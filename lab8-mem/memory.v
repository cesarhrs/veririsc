==> flow/design.v <==
module memory #(
    parameter AWIDTH = 5,
    parameter DWIDTH = 8
) (
    input wire [AWIDTH-1:0] addr,
    input wire clk,
    input wire wr,
    input wire rd,
    inout wire [DWIDTH-1:0] data
);
    reg [DWIDTH-1:0] array [0:2**AWIDTH-1];
    always @(posedge clk) begin
        if (wr) begin
            array[addr] <= data;
        end
    end
    assign data = rd ? array[addr] : {DWIDTH{1'bz}};
endmodule
# Step by step through the tools: memory
# What the tools print for memory, step after step.
# Lines are those of the file above, counted from 1.
# Cell names lack the library's common part.
# A cell with -- has no value.
# inputs
design	memory
clock	clk
cell_library	sky130hd
pvt_corner	tt_025C_1v80

# Word level
# Counts by Yosys on the flattened word-level netlist (proc, flatten, opt, wreduce; memories kept). Register bits leave out memories and registers merged into their read ports (data or address); mux counts leave out enables and synchronous resets folded into registers. Print and check cells are left out. Cells with the same type and inputs are merged into one.
# Memory sizes are those after Yosys's memory passes, which may raise the word count (mostly to a power of two), join words into wider ones and drop unused or constant bits.
# op_classes
addsub	0
multipliers	0
div	0
n_cmp	0
n_eq	0
shifts	0
n_mux	4
bitwise	0
reduce_logical	0
# op_table
cell	n
two-way mux 8 bit	2
two-way mux 5 bit	1
two-way mux 1 bit	1
# bits
register_bits	0
latch_bits	0
mem_bits_rw	256
mem_bits_ro	0
clocked_rd_ports_x_width	0
mem_count	1
in_bits	8
word_cells	5
# memory_table
memory	size	width	rd	write_ports	line_no	text
array	32	8	1	1	11	reg [DWIDTH-1:0] array [0:2**AWIDTH-1];

# Logic depth
# Depth = most cells in a row (Yosys ltp): at word level without a register or memory, in the mapped netlist without a sequential cell, where the memories' decode and read muxes count.
# logic_depth
word_depth	2
abc_area	0
mapped_depth	7
depth_no_buf	4

# Netlist
# Yosys stat after the flow's synthesis: flattened, memories mapped to cells. It holds for the ABC_AREA given above (unset counts as 0); a run with the other value may have another netlist.
# by_type
cell	n
edfxtp_1	256
mux2i_1	128
o22ai_1	63
buf_2	22
nor2_1	29
nor4_1	16
nand4bb_1	5
or4b_1	4
nand2_1	10
nand4b_1	4
clkbuf_1	8
nand3b_1	4
or3b_2	3
buf_6	2
nor3_1	4
o22ai_2	1
or4bb_1	1
nand3_1	2
# Not listed: further types 5, cells in them 6.
# synth_totals
cells	568
area_um2	10045.9
seqArea_um2	7687.4
flip_flops	256
buffers	35

# Worst setup path after synthesis
# Source: OpenSTA report_checks on the synthesized netlist (no wires, ideal clock, input and output delay 20% of the period each), path of least setup slack; recovery checks are left aside. Register names are those of the netlist, which keeps one name where synthesis merged equal registers.
# synth_path
path_kind	input-to-output
startpoint	input port addr[1]
endpoint	output port data[1]
period_ps	3780
t_first_pin_ps	756
t_arrival_ps	2303
required_ps	3024
path_slack_ps	721
delay_ps	1547
stages	7
synth_period_reached_ps	3059
# "delay_ps" = arrival - input delay + setup time.
# At an output port there is no setup time.
# "stages" counts driving pins, that of a launching flip-flop among them; a cell with two outputs on the path counts twice.
# "synth_period_reached_ps" = period - worst setup slack (recovery checks aside). The figure is calculated, with input and output delays left at 20% of the set period.
# The rows between start and end are the longest chain of elaborated cells between them; the timing report does not say that the signal goes this way. Where chains are equally long, one stands for them.
# A line is the first line of the expression or statement that the cell stems from. Yosys adds cells for indexed reads and writes and turns some case tables into memories.
# The chain passes a memory read, where the word-level depth is cut; so it can be longer than that depth.
# synth_between
path_cell_list	clkbuf_1 -> buf_2 -> buf_2 -> mux2i_1 -> o22ai_1 -> nor4_1 -> nand2_1
elab_chain_cells	2
cells_between	2
cone_lines	2
cone_classes	mux (1); memory (1)
# synth_lines
item	line_no	text
start, declared	5	input wire [AWIDTH-1:0] addr,
memory read (32 x 8 bit)	11	reg [DWIDTH-1:0] array [0:2**AWIDTH-1];
two-way mux 8 bit	17	assign data = rd ? array[addr] : {DWIDTH{1'bz}};
end, declared	9	inout wire [DWIDTH-1:0] data

# Timing after layout
# Path of least setup slack in the final report of run 1 (OpenROAD, finished layout, wires in). Where an end is a register, its clock arrival counts in the times.
# The path's times are printed in steps of 10 ps; the period is the one set.
# layout_path
path_kind	input-to-output
startpoint	input port addr[1]
endpoint	output port data[6]
period_ps	2340
t_first_pin_ps	470
t_arrival_ps	1920
required_ps	1870
path_slack_ps	-50
stages	7
# The rows between start and end are the longest chain of elaborated cells between them; the timing report does not say that the signal goes this way. Where chains are equally long, one stands for them.
# The chain passes a memory read, where the word-level depth is cut; so it can be longer than that depth.
# layout_between
path_cell_list	buf_16 -> buf_12 -> clkbuf_4 -> mux2i_2 -> o22ai_2 -> nor4_4 -> nand2_8
elab_chain_cells	2
cells_between	2
cone_lines	2
cone_classes	mux (1); memory (1)
# layout_lines
item	line_no	text
start, declared	5	input wire [AWIDTH-1:0] addr,
memory read (32 x 8 bit)	11	reg [DWIDTH-1:0] array [0:2**AWIDTH-1];
two-way mux 8 bit	17	assign data = rd ? array[addr] : {DWIDTH{1'bz}};
end, declared	9	inout wire [DWIDTH-1:0] data

Appendix: measured runs

Module memory, platform sky130hd: 2 stored runs of the flow (Yosys, OpenROAD) with differing settings, in no particular order. Input and output delays are each 20% of the period that was set; the output load is 0.01 pF.
"achieved_clock_period_ps" = clock period - worst setup slack. The figure is calculated, with input and output delays left at 20% of the set period.
"worst_setup_path_time_ps": the worst setup path's part of the clock period (all of it between registers, 20% less for each end at a port) less its slack. A launch clock that arrives late makes it longer, a capture clock that arrives late makes it shorter.
By "power.total_mw" is meant OpenSTA's value without simulated activity: inputs other than the clock are taken to toggle once in ten clock periods, and the tool carries that through the logic.
"worst_setup_path_time_ps" is known to 10 ps.

Run 1, flow files:
==> flow/run.sh <==
#!/bin/bash
# the make line also repeats the synthesis and layout settings of config.mk as NAME=value (left out here)
make -C /OpenROAD-flow-scripts/flow DESIGN_CONFIG=/design/flow/config.mk WORK_HOME=/design/flow/orfs CLKGATE_MAP_FILE= finish
==> flow/config.mk <==
export PLATFORM = sky130hd
export DESIGN_NAME = memory
export DESIGN_NICKNAME = memory
export VERILOG_FILES = /design/flow/design.v
export SDC_FILE = /design/flow/constraint.sdc
export NUM_CORES = 4
export LEC_CHECK = 0
export CAP_MARGIN = 20
export CORE_MARGIN = 2
export CORE_UTILIZATION = 40
export SLEW_MARGIN = 20
==> flow/constraint.sdc <==
create_clock -name core_clock -period 2.34 [get_ports {clk}]
set_input_delay 0.4680 -clock core_clock [delete_from_list [all_inputs] [get_ports {clk}]]
set_output_delay 0.4680 -clock core_clock [all_outputs]
set_load 0.01 [all_outputs]

==> results of run 1, as CSV <==
result,value
timing.hold.ws_ps,196
final_die_area_um2,26398.1
setup_ws_ps,-46
tns_ps,-111
yosys.chip_area_um2,10045.9
final_cell_area_um2,13559.3
power.total_mw,9.730
worst_setup_path_time_ps,1450
worstPathKind,"input-to-output"
achieved_clock_period_ps,2386

Run 2, flow files:
==> flow/run.sh <==
#!/bin/bash
# the make line also repeats the synthesis and layout settings of config.mk as NAME=value (left out here)
make -C /OpenROAD-flow-scripts/flow DESIGN_CONFIG=/design/flow/config.mk WORK_HOME=/design/flow/orfs CLKGATE_MAP_FILE= finish
==> flow/config.mk <==
export PLATFORM = sky130hd
export DESIGN_NAME = memory
export DESIGN_NICKNAME = memory
export VERILOG_FILES = /design/flow/design.v
export SDC_FILE = /design/flow/constraint.sdc
export NUM_CORES = 4
export LEC_CHECK = 0
export CAP_MARGIN = 20
export CORE_MARGIN = 2
export CORE_UTILIZATION = 35
export CTS_CLUSTER_SIZE = 23
export GPL_ROUTABILITY_DRIVEN = 1
export GPL_TIMING_DRIVEN = 1
export MAX_ROUTING_LAYER = met5
export PLACE_DENSITY_LB_ADDON = 0.23
export SLEW_MARGIN = 20
==> flow/constraint.sdc <==
create_clock -name core_clock -period 2.87 [get_ports {clk}]
set_input_delay 0.5740 -clock core_clock [delete_from_list [all_inputs] [get_ports {clk}]]
set_output_delay 0.5740 -clock core_clock [all_outputs]
set_load 0.01 [all_outputs]

==> results of run 2, as CSV <==
result,value
timing.hold.ws_ps,142
final_die_area_um2,30074.5
setup_ws_ps,14
tns_ps,0
yosys.chip_area_um2,10045.9
final_cell_area_um2,12949.9
power.total_mw,8.140
worst_setup_path_time_ps,1710
worstPathKind,"input-to-output"
achieved_clock_period_ps,2856
