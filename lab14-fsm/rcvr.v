==> flow/design.v <==
module rcvr
(
  input  wire      clock   ,
  input  wire      reset   ,
  input  wire      data_in ,
  input  wire      reading ,
  output reg       ready   ,
  output reg       overrun ,
  output reg [7:0] data_out
);
  localparam [7:0] MATCH = 8'hA5 ;  
  localparam [3:0] HEAD1=4'b0000, HEAD2=4'b0001, HEAD3=4'b0011, HEAD4=4'b0010,
                   HEAD5=4'b0110, HEAD6=4'b0111, HEAD7=4'b0101, HEAD8=4'b0100,
                   BODY1=4'b1100, BODY2=4'b1101, BODY3=4'b1111, BODY4=4'b1110,
                   BODY5=4'b1010, BODY6=4'b1011, BODY7=4'b1001, BODY8=4'b1000;
  reg [3:0] state ;
  reg [6:0] body_reg ;
  always @(posedge clock)
    if (reset) begin
        state <= HEAD1;
        ready <= 1'b0;
        overrun <= 1'b0;
      end
    else begin
        case ( state )
          HEAD1: state <= ( data_in) ? HEAD2 : HEAD1 ; 
          HEAD2: state <= (!data_in) ? HEAD3 : HEAD2 ; 
          HEAD3: state <= ( data_in) ? HEAD4 : HEAD3 ; 
          HEAD4: state <= (!data_in) ? HEAD5 : HEAD4 ; 
          HEAD5: state <= (!data_in) ? HEAD6 : HEAD5 ; 
          HEAD6: state <= ( data_in) ? HEAD7 : HEAD6 ; 
          HEAD7: state <= (!data_in) ? HEAD8 : HEAD7 ; 
          HEAD8: state <= ( data_in) ? BODY1 : HEAD8 ; 
          BODY1: state <= BODY2 ;
          BODY2: state <= BODY3 ;
          BODY3: state <= BODY4 ;
          BODY4: state <= BODY5 ;
          BODY5: state <= BODY6 ;
          BODY6: state <= BODY7 ;
          BODY7: state <= BODY8 ;
          BODY8: state <= HEAD1 ;
        endcase
        if(state == BODY1 || state == BODY2 || state == BODY3 ||
           state == BODY4 || state == BODY5 || state == BODY6 ||
           state == BODY7 || state == BODY8) 
        begin
          body_reg <= {body_reg, data_in};
        end
        if(state == BODY8) begin
          data_out <= {body_reg, data_in};
        end
        if(state == BODY8) begin
          ready <= 1;        
        end else if (reading) begin
          ready <= 0;
        end
        if(reading) begin
          overrun <= 0;;        
        end else if (state == BODY8 && ready) begin
          overrun <= 1;
        end      
      end
endmodule
Tool chain data of rcvr
What the tools print for rcvr, step after step. Line numbers count from 1 in the design file above. Not given: --

Top module: rcvr. Clock port: clock. Library: sky130hd. Timing corner: tt_025C_1v80.

Word level
Source: Yosys, flattened and elaborated, memories not mapped. Widths are those after wreduce. Registers that Yosys merges into a memory's read port (data or address) are not register bits. Print and check cells do not count.

Bits in registers: 21. Under input port bits stands 4. The figure for output and inout port bits is 10. The figure for cells after elaboration is 45.

The entry for equal/unequal tests reads 15. Muxes and demuxes: 11. Bitwise gates (word level): 1. The entry for reduce/logical cells reads 13.

Operator list (number): case mux 4 bit (select 16 bit) (1); == test 4 bit with constant B (8); == test 4 x 3 -> 1 bit with constant B (4); == test 4 x 2 -> 1 bit with constant B (2); logical OR 1 bit (7); 2-to-1 mux 1 bit (6); AND reduction 2 bit (2); == test 4 x 1 -> 1 bit with constant B (1); logical NOT 4 bit (1); 2-to-1 mux 4 bit (1); 2-to-1 mux 2 bit (2); 2-to-1 mux 3 bit (1); nonzero test 2 bit (1); OR reduction 2 bit (1); logical AND 1 bit (1); NOT 1 bit (1).

Depth
Longest topological path by Yosys (ltp), each cell counted once; first at word level (registers and memories cut), then after technology mapping (sequential cells cut; the memories' decode and read muxes count).

For word-level depth the number is 9. Under ABC_AREA stands 0. Under gate-level depth with buffers stands 3. The entry for depth with buffers taken out reads 2.

Netlist
Yosys stat after the flow's synthesis: flattened, memories mapped to cells. It holds for the ABC_AREA given above (unset counts as 0); a run with the other value may have another netlist. The area totals of this step are shown rounded.

Cells by type: sky130_fd_sc_hd__edfxtp_1 (number 15, total area 450.432 µm²); sky130_fd_sc_hd__dfxtp_1 (number 18, total area 360.346 µm²); sky130_fd_sc_hd__nor2_1 (number 13, total area 48.797 µm²); sky130_fd_sc_hd__nor2b_1 (number 7, total area 43.792 µm²); sky130_fd_sc_hd__nor3_1 (number 4, total area 20.019 µm²); sky130_fd_sc_hd__a21oi_1 (number 3, total area 15.014 µm²); sky130_fd_sc_hd__nand2b_1 (number 2, total area 12.512 µm²); sky130_fd_sc_hd__nor4_1 (number 2, total area 12.512 µm²); sky130_fd_sc_hd__buf_6 (number 1, total area 11.261 µm²); sky130_fd_sc_hd__inv_1 (number 3, total area 11.261 µm²); sky130_fd_sc_hd__mux2i_1 (number 1, total area 10.01 µm²); sky130_fd_sc_hd__o21ai_0 (number 1, total area 5.005 µm²).

For mapped cells the number is 70. Under cell area after synthesis stands 0.001 mm². The entry for sequential area reads 0.00081 mm². Under mapped flip-flops stands 33. Buffer cells: 1.

Worst setup path after synthesis
OpenSTA on the mapped netlist: ideal clock, no wires. The path of least setup slack (recovery checks aside). Input and output delay are each 20% of the period. Register names are those of the netlist, which keeps one name where synthesis merged equal registers.

Path kind: flip-flop to flip-flop. From: register state. To: register body_reg[0]. Under clock period stands 1.54 ns. Library setup time: 0.373 ns. The figure for time at the first pin is 0.000 ns. The figure for data arrival time is 0.823 ns. The entry for required time reads 1.167 ns. Under setup slack stands 0.344 ns. Under path delay stands 1.196 ns. Stages: 3. Buffers on the path: 0. The entry for synthesis period reached reads 1.196 ns.

"path delay" = arrival - input delay + setup time. "stages" counts driving pins, that of a launching flip-flop among them; a cell with two outputs on the path counts twice. "synthesis period reached" is the clock period less the worst setup slack; recovery checks do not enter. This is arithmetic on one report: input and output delays are still those of the set period (20% each). Where an end lacks its bit number, it is one bit of the signal, or one of the new flip-flops if synthesis recoded a state register. A register here has more assigning lines than the two given.

Cells stage by stage: sky130_fd_sc_hd__dfxtp_1 > sky130_fd_sc_hd__nor4_1 > sky130_fd_sc_hd__a21oi_1.

Ends and longest elaborated chain, after synthesis: from (decl) (line 16) `reg [3:0] state ;`; from (assign) (line 26) `HEAD1: state <= ( data_in) ? HEAD2 : HEAD1 ;`; from (assign) (line 27) `HEAD2: state <= (!data_in) ? HEAD3 : HEAD2 ;`; to (assign) (line 47) `body_reg <= {body_reg, data_in};`; to (decl) (line 17) `reg [6:0] body_reg ;`.

Chain of elaborated cells between the ends: none given.

Timing after layout
From the final timing report of flow run 1: the path of least setup slack in the routed layout; clock arrival at registers is part of the times.

Path kind: flip-flop to output port. From: register ready. To: output ready. Under clock period stands 1.7 ns. External output delay: 0.34 ns. The figure for time at the first pin is 0.27 ns. The figure for data arrival time is 1.17 ns. The entry for required time reads 1.36 ns. Under setup slack stands 0.19 ns. Stages: 2. Buffers on the path: 1.

A register here has more assigning lines than the two given.

Cells stage by stage: sky130_fd_sc_hd__dfxtp_1 > sky130_fd_sc_hd__clkdlybuf4s50_1. For cells in the longest elaborated chain the number is 0. The figure for elaborated cells on any way between the ends is 0. Under RTL lines with such cells stands 0.

Ends and longest elaborated chain, after layout: from (decl) (line 7) `output reg       ready   ,`; from (assign) (line 21) `ready <= 1'b0;`; from (assign) (line 53) `ready <= 1;`; to (decl) (line 7).

Data sheet: physical implementation of rcvr

Measured results for rcvr: 2 stored runs of the Yosys and OpenROAD flow on sky130hd. The settings differ; the order carries no meaning. The constraints put input and output delay at 20% of the set period each and load the outputs with 0.01 pF. "clock period achieved" = clock period - worst setup slack. The figure is calculated, with input and output delays left at 20% of the set period. "worst path time" is the time allowed to the run's worst setup path (the clock period less input and output delay, where it has them) less its slack. Clock arrival times count: a late capture clock shortens it, a late launch clock lengthens it. "total power of the final layout": no workload was simulated; the value follows from the tool's default switching activity. The measured numbers are rounded.

Flow run 1 has these settings: period_ns 1.7; CORE_UTILIZATION 32; SETUP_SLACK_MARGIN -0.09; PLACE_DENSITY 0.87; CORE_ASPECT_RATIO 0.62; CELL_PAD_IN_SITES_GLOBAL_PLACEMENT 1; CELL_PAD_IN_SITES_DETAIL_PLACEMENT 2; GPL_TIMING_DRIVEN 1; GPL_ROUTABILITY_DRIVEN 0; CTS_CLUSTER_DIAMETER 314; SLEW_MARGIN 20; CAP_MARGIN 20; CORE_MARGIN 2. The area of the synthesized netlist stands at 0.001 mm². The measured die size is 0.0036 mm². The area of the standard cells in the finished layout comes to 0.0013 mm². The final design utilization is 44 %. The setup slack of the worst path stands at 0.19 ns. The sum of negative setup slack stands at 0.000 ns. The measured lowest hold slack is 0.42 ns. For the total power of the final layout the run shows 1.4 mW. The clock period achieved stands at 1.511 ns. The worst path time is 1.17 ns. Class of the worst setup path: flip-flop to output port.

Flow run 2 has these settings: period_ns 1.76; CORE_UTILIZATION 41; PLACE_DENSITY_LB_ADDON 0.14; CORE_ASPECT_RATIO 1.35; CELL_PAD_IN_SITES_DETAIL_PLACEMENT 1; GPL_TIMING_DRIVEN 1; CAP_MARGIN 30; MIN_ROUTING_LAYER met1; MAX_ROUTING_LAYER met5; CORE_MARGIN 2; SLEW_MARGIN 20. The area of the synthesized netlist stands at 0.001 mm². The measured die size is 0.0029 mm². The area of the standard cells in the finished layout comes to 0.0013 mm². The final design utilization is 55 %. The setup slack of the worst path stands at 0.16 ns. The sum of negative setup slack stands at 0.000 ns. The measured lowest hold slack is 0.44 ns. For the total power of the final layout the run shows 1.3 mW. The clock period achieved stands at 1.596 ns. The worst path time is 1.24 ns. Class of the worst setup path: flip-flop to output port.
